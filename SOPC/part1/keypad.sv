==> flow/design.v <==
`timescale 1ns / 1ps
module keypad(
    input logic clk,			 
    input logic [3:0]  Row,		 
    output logic [3:0]  Col,		 
	output logic [31:0]  key,
	output logic [31:0]  released
    );
	logic [19:0] sclk;
	always_ff @(posedge clk) begin
			if (sclk == 20'h186A0) begin
				Col <= 4'b0111;
				sclk <= sclk + 1'b1;
			end
			else if(sclk == 20'h186A8) begin
				released[0]<=1;
				if (Row == 4'b0111) begin
					key[3:0] <= 4'b0001;		 
				end
				else if(Row == 4'b1011) begin
					key[3:0] <= 4'b0100; 		 
				end
				else if(Row == 4'b1101) begin
					key[3:0] <= 4'b0111; 		 
				end
				else if(Row == 4'b1110) begin
					key[3:0] <= 4'b0000; 		 
				end
				else if(Row == 4'b1111) begin
				    released[0]<=0;
				end
				sclk <= sclk + 1'b1;
			end
			else if(sclk == 20'h30D40) begin
				Col<= 4'b1011;
				sclk <= sclk + 1'b1;
			end
			else if(sclk == 20'h30D48) begin
				released[1]<=1;
				if (Row == 4'b0111) begin
					key[3:0] <= 4'b0010; 					 
				end
				else if(Row == 4'b1011) begin
					key[3:0] <= 4'b0101; 		 
				end
				else if(Row == 4'b1101) begin
					key[3:0] <= 4'b1000; 		 
				end
				else if(Row == 4'b1110) begin
					key[3:0] <= 4'b1111;     
				end
				else if(Row == 4'b1111) begin
                   released[1]<=0;
                end
				sclk <= sclk + 1'b1;
			end
			else if(sclk == 20'h4_9_3_E_0) begin
				Col<= 4'b1101;
				sclk <= sclk + 1'b1;
			end
			else if(sclk == 20'h493E8) begin
				released[2]<=1;
				if(Row == 4'b0111) begin
					key[3:0] <= 4'b0011; 		 
				end
				else if(Row == 4'b1011) begin
					key[3:0] <= 4'b0110; 		 
				end
				else if(Row == 4'b1101) begin
					key[3:0] <= 4'b1001; 		 
				end
				else if(Row == 4'b1110) begin
					key[3:0] <= 4'b1110; 		 
				end
				else if(Row == 4'b1111) begin
				released[2]<=0;
                end
				sclk <= sclk + 1'b1;
			end
			else if(sclk == 20'h61A80) begin
				Col<= 4'b1110;
				sclk <= sclk + 1'b1;
			end
			else if(sclk == 20'h61A88) begin
			  released[3]<=1;
				if(Row == 4'b0111) begin
					key[3:0] <= 4'b1010;  
				end
				else if(Row == 4'b1011) begin
					key[3:0] <= 4'b1011;  
				end
				else if(Row == 4'b1101) begin
					key[3:0] <= 4'b1100;  
				end
				else if(Row == 4'b1110) begin
					key[3:0] <= 4'b1101;  
				end
				else if(Row == 4'b1111) begin
				released[3]<=0;
                end
				sclk <= 20'h0_0_0_0;
			end
			else begin
				sclk <= sclk + 1'b1;
			end
	end
assign key[31:4] = 28'b0;
assign released[31:4]=28'b0;
endmodule
Reports on keypad
What the tools print for keypad, step after step.
Lines are those of the file above, counted from 1.
Library cell names are shortened.
A cell with -- has no value.

set-up
  design top = keypad
  clock = clk
  cell library = sky130hd
  library corner = tt_025C_1v80

Word-level counts
Source: Yosys, flattened and elaborated, memories not mapped. Widths are those after wreduce. Registers that Yosys merges into a memory's read port (data or address) are not register bits. Print and check cells do not count. Equal cells are merged and count once.

bit counts
  input port bits = 5
  register bits = 32

cells by class
  $add $sub $neg = 1
  bitwise logic cells = 7
  equality and inequality tests = 18
  multiplexer cells = 41
  reductions and logical operators = 9

operator list
  kind                                                    count
  two-way mux 20 bit                                      8
  two-way mux 4 bit                                       28
  equality test 20 x 19 -> 1 bit (second input constant)  4
  equality test 20 x 17 -> 1 bit (second input constant)  2
  equality test 20 x 18 -> 1 bit (second input constant)  2
  adder 20 x 1 -> 20 bit (second input constant)          1
  equality test 4 bit (second input constant)             4
  AND reduction 6 bit                                     2
  AND reduction 4 bit                                     2
  nonzero test 4 bit                                      2
  AND reduction 8 bit                                     1
  NOT 1 bit                                               7
  inequality test 3 bit (second input constant)           2
  two-way mux 1 bit                                       5
  inequality test 2 bit (second input constant)           2
  equality test 4 x 3 -> 1 bit (second input constant)    1
  inequality test 4 bit (second input constant)           1
  nonzero test 3 bit                                      1
  AND reduction 2 bit                                     1

Depth
Depth = most cells in a row (Yosys ltp): at word level without a register or memory, in the mapped netlist without a sequential cell, where the memories' decode and read muxes count.

depth
  depth in word-level cells = 12
  ABC_AREA = 0
  gate-level depth with buffers = 7
  mapped depth without buffers = 7

After synthesis
Yosys stat after the flow's synthesis: flattened, memories mapped to cells. It holds for the ABC_AREA given above (unset counts as 0); a run with the other value may have another netlist.

cells by type
  cell type  count  area in all (um^2)
  dfxtp_1    24     480.461
  buf_4      56     420.403
  edfxtp_1   8      240.23
  xnor2_1    14     122.618
  nand3_1    19     95.091
  nor2_1     24     90.086
  xor2_1     6      52.55
  and4bb_2   3      37.536
  nand2_1    9      33.782
  and3_1     5      31.28
  nor4bb_1   3      30.029
  ha_1       2      25.024
  nor4_1     4      25.024
  or4_1      3      22.522
  nor3_1     4      20.019
  nand4_1    3      18.768
  nor2b_1    3      18.768
  and4_1     2      17.517

Not listed: further types 21, cells in them 32.

mapped netlist
  sequential part of the area = 720.7 um^2
  chip area (Yosys) = 1999.4 um^2
  flip-flops = 32
  standard cells after synthesis = 224

Path before layout
OpenSTA on the mapped netlist: ideal clock, no wires. The path of least setup slack (recovery checks aside). Input and output delay are each 20% of the period. Register names are those of the netlist, which keeps one name where synthesis merged equal registers.

path post-synthesis
  path kind = input-to-reg
  from = input Row[2]
  to = register key[0]
  slack = 1.208 ns
  delay of the path = 1.632 ns
  external input delay = 0.710 ns
  required time = 3.173 ns
  data arrival time = 1.965 ns
  driving pins on the path = 6
  buffers on the path = 1
  period = 3.55 ns
  period reached after synthesis = 2.342 ns

"delay of the path" is the arrival time less input delay plus setup time.
"driving pins on the path": output pins that drive a net of the path, with the launching flip-flop's if there is one; two outputs of one cell count as two.
"period reached after synthesis" = period - worst setup slack (recovery checks aside). The figure is calculated, with input and output delays left at 20% of the set period.
Between the ends stands the longest chain of elaborated cells between them, by number of cells; it is not shown to be the way that was timed. Of several equally long chains one is given.
Each line given opens the expression or statement behind the cell; cells for indexed reads and writes are added by Yosys, which also makes memories of some case tables.
A register here has more assigning lines than the two given.
The path ends at the enable pin of a flip-flop; only ways to that pin are counted.

between the ends, post-synthesis
  cells stage by stage = clkbuf_1 xor2_1 nand2_1 o21ai_0 a211oi_1 nor4_1
  length of the longest elaborated chain = 3

RTL lines, path post-synthesis
  what                          line  text
  start: declaration            4     input logic [3:0] Row,
  equality test 4 x 3 -> 1 bit  86    if(Row == 4'b0111) begin
  nonzero test 4 bit            --
  AND reduction 6 bit           --
  end: assignment               87    key[3:0] <= 4'b1010;
  end: assignment               90    key[3:0] <= 4'b1011;
  end: declaration              6     output logic [31:0] key,

Path in the finished layout
Path of least setup slack in the final report of run 2 (OpenROAD, finished layout, wires in). Where an end is a register, its clock arrival counts in the times.

path after layout
  path kind = reg-to-reg
  from = register sclk[13]
  to = register key[1]
  data arrival time = 2.06 ns
  buffers on the path = 2
  required time = 1.82 ns
  slack = -0.24 ns
  period = 1.67 ns
  driving pins on the path = 8

Between the ends stands the longest chain of elaborated cells between them, by number of cells; it is not shown to be the way that was timed. Of several equally long chains one is given.
A register here has more assigning lines than the two given.
The path ends at the data pin of a flip-flop with enable; ways to the enable are not counted.

between the ends, after layout
  cells stage by stage = dfxtp_2 nor4_4 nand4b_1 buf_6 buf_6 a2bb2oi_1 or4_1 o211ai_2
  length of the longest elaborated chain = 8

RTL lines, path after layout
  what                            line  text
  start: declaration              9     logic [19:0] sclk;
  start: assignment               13    sclk <= sclk + 1'b1;
  start: assignment               32    sclk <= sclk + 1'b1;
  equality test 20 x 19 -> 1 bit  84    else if(sclk == 20'h61A88) begin
  two-way mux 4 bit               84
  two-way mux 4 bit               80    else if(sclk == 20'h61A80) begin
  two-way mux 4 bit               61    else if(sclk == 20'h493E8) begin
  two-way mux 4 bit               57    else if(sclk == 20'h4_9_3_E_0) begin
  two-way mux 4 bit               38    else if(sclk == 20'h30D48) begin
  two-way mux 4 bit               34    else if(sclk == 20'h30D40) begin
  two-way mux 4 bit               15    else if(sclk == 20'h186A8) begin
  end: assignment                 18    key[3:0] <= 4'b0001;
  end: assignment                 21    key[3:0] <= 4'b0100;
  end: declaration                6     output logic [31:0] key,

## Implementation results

Measured data: module keypad, platform sky130hd, 2 stored runs of the flow under differing settings, order arbitrary. Input and output delays are each 20% of the period that was set; the output load is 0.01 pF.

settings of run 1
{
  "period_ns": 1.99,
  "CORE_UTILIZATION": 64,
  "SETUP_SLACK_MARGIN": 0.29,
  "PLACE_DENSITY_LB_ADDON": 0.04,
  "HOLD_SLACK_MARGIN": 0.12,
  "CORE_MARGIN": 7,
  "CELL_PAD_IN_SITES_GLOBAL_PLACEMENT": 3,
  "TNS_END_PERCENT": 45,
  "ABC_AREA": 0,
  "CTS_CLUSTER_SIZE": 41,
  "CTS_CLUSTER_DIAMETER": 20,
  "SLEW_MARGIN": 15,
  "MAX_ROUTING_LAYER": "met5",
  "CAP_MARGIN": 20
}
report of run 1: did not finish, place, FLW-0024

settings of run 2
{
  "period_ns": 1.67,
  "CAP_MARGIN": 20,
  "CORE_MARGIN": 2,
  "CORE_UTILIZATION": 40,
  "SLEW_MARGIN": 20
}
report of run 2
yosys chip area after synthesis (um^2): 1999.4
finish__design__die__area: 5580.1
finish__design__instance__utilization: 0.5733
finish__timing__setup__ws: -0.241
finish__timing__setup__tns: -1.369
finish__timing__hold__ws: 0.493
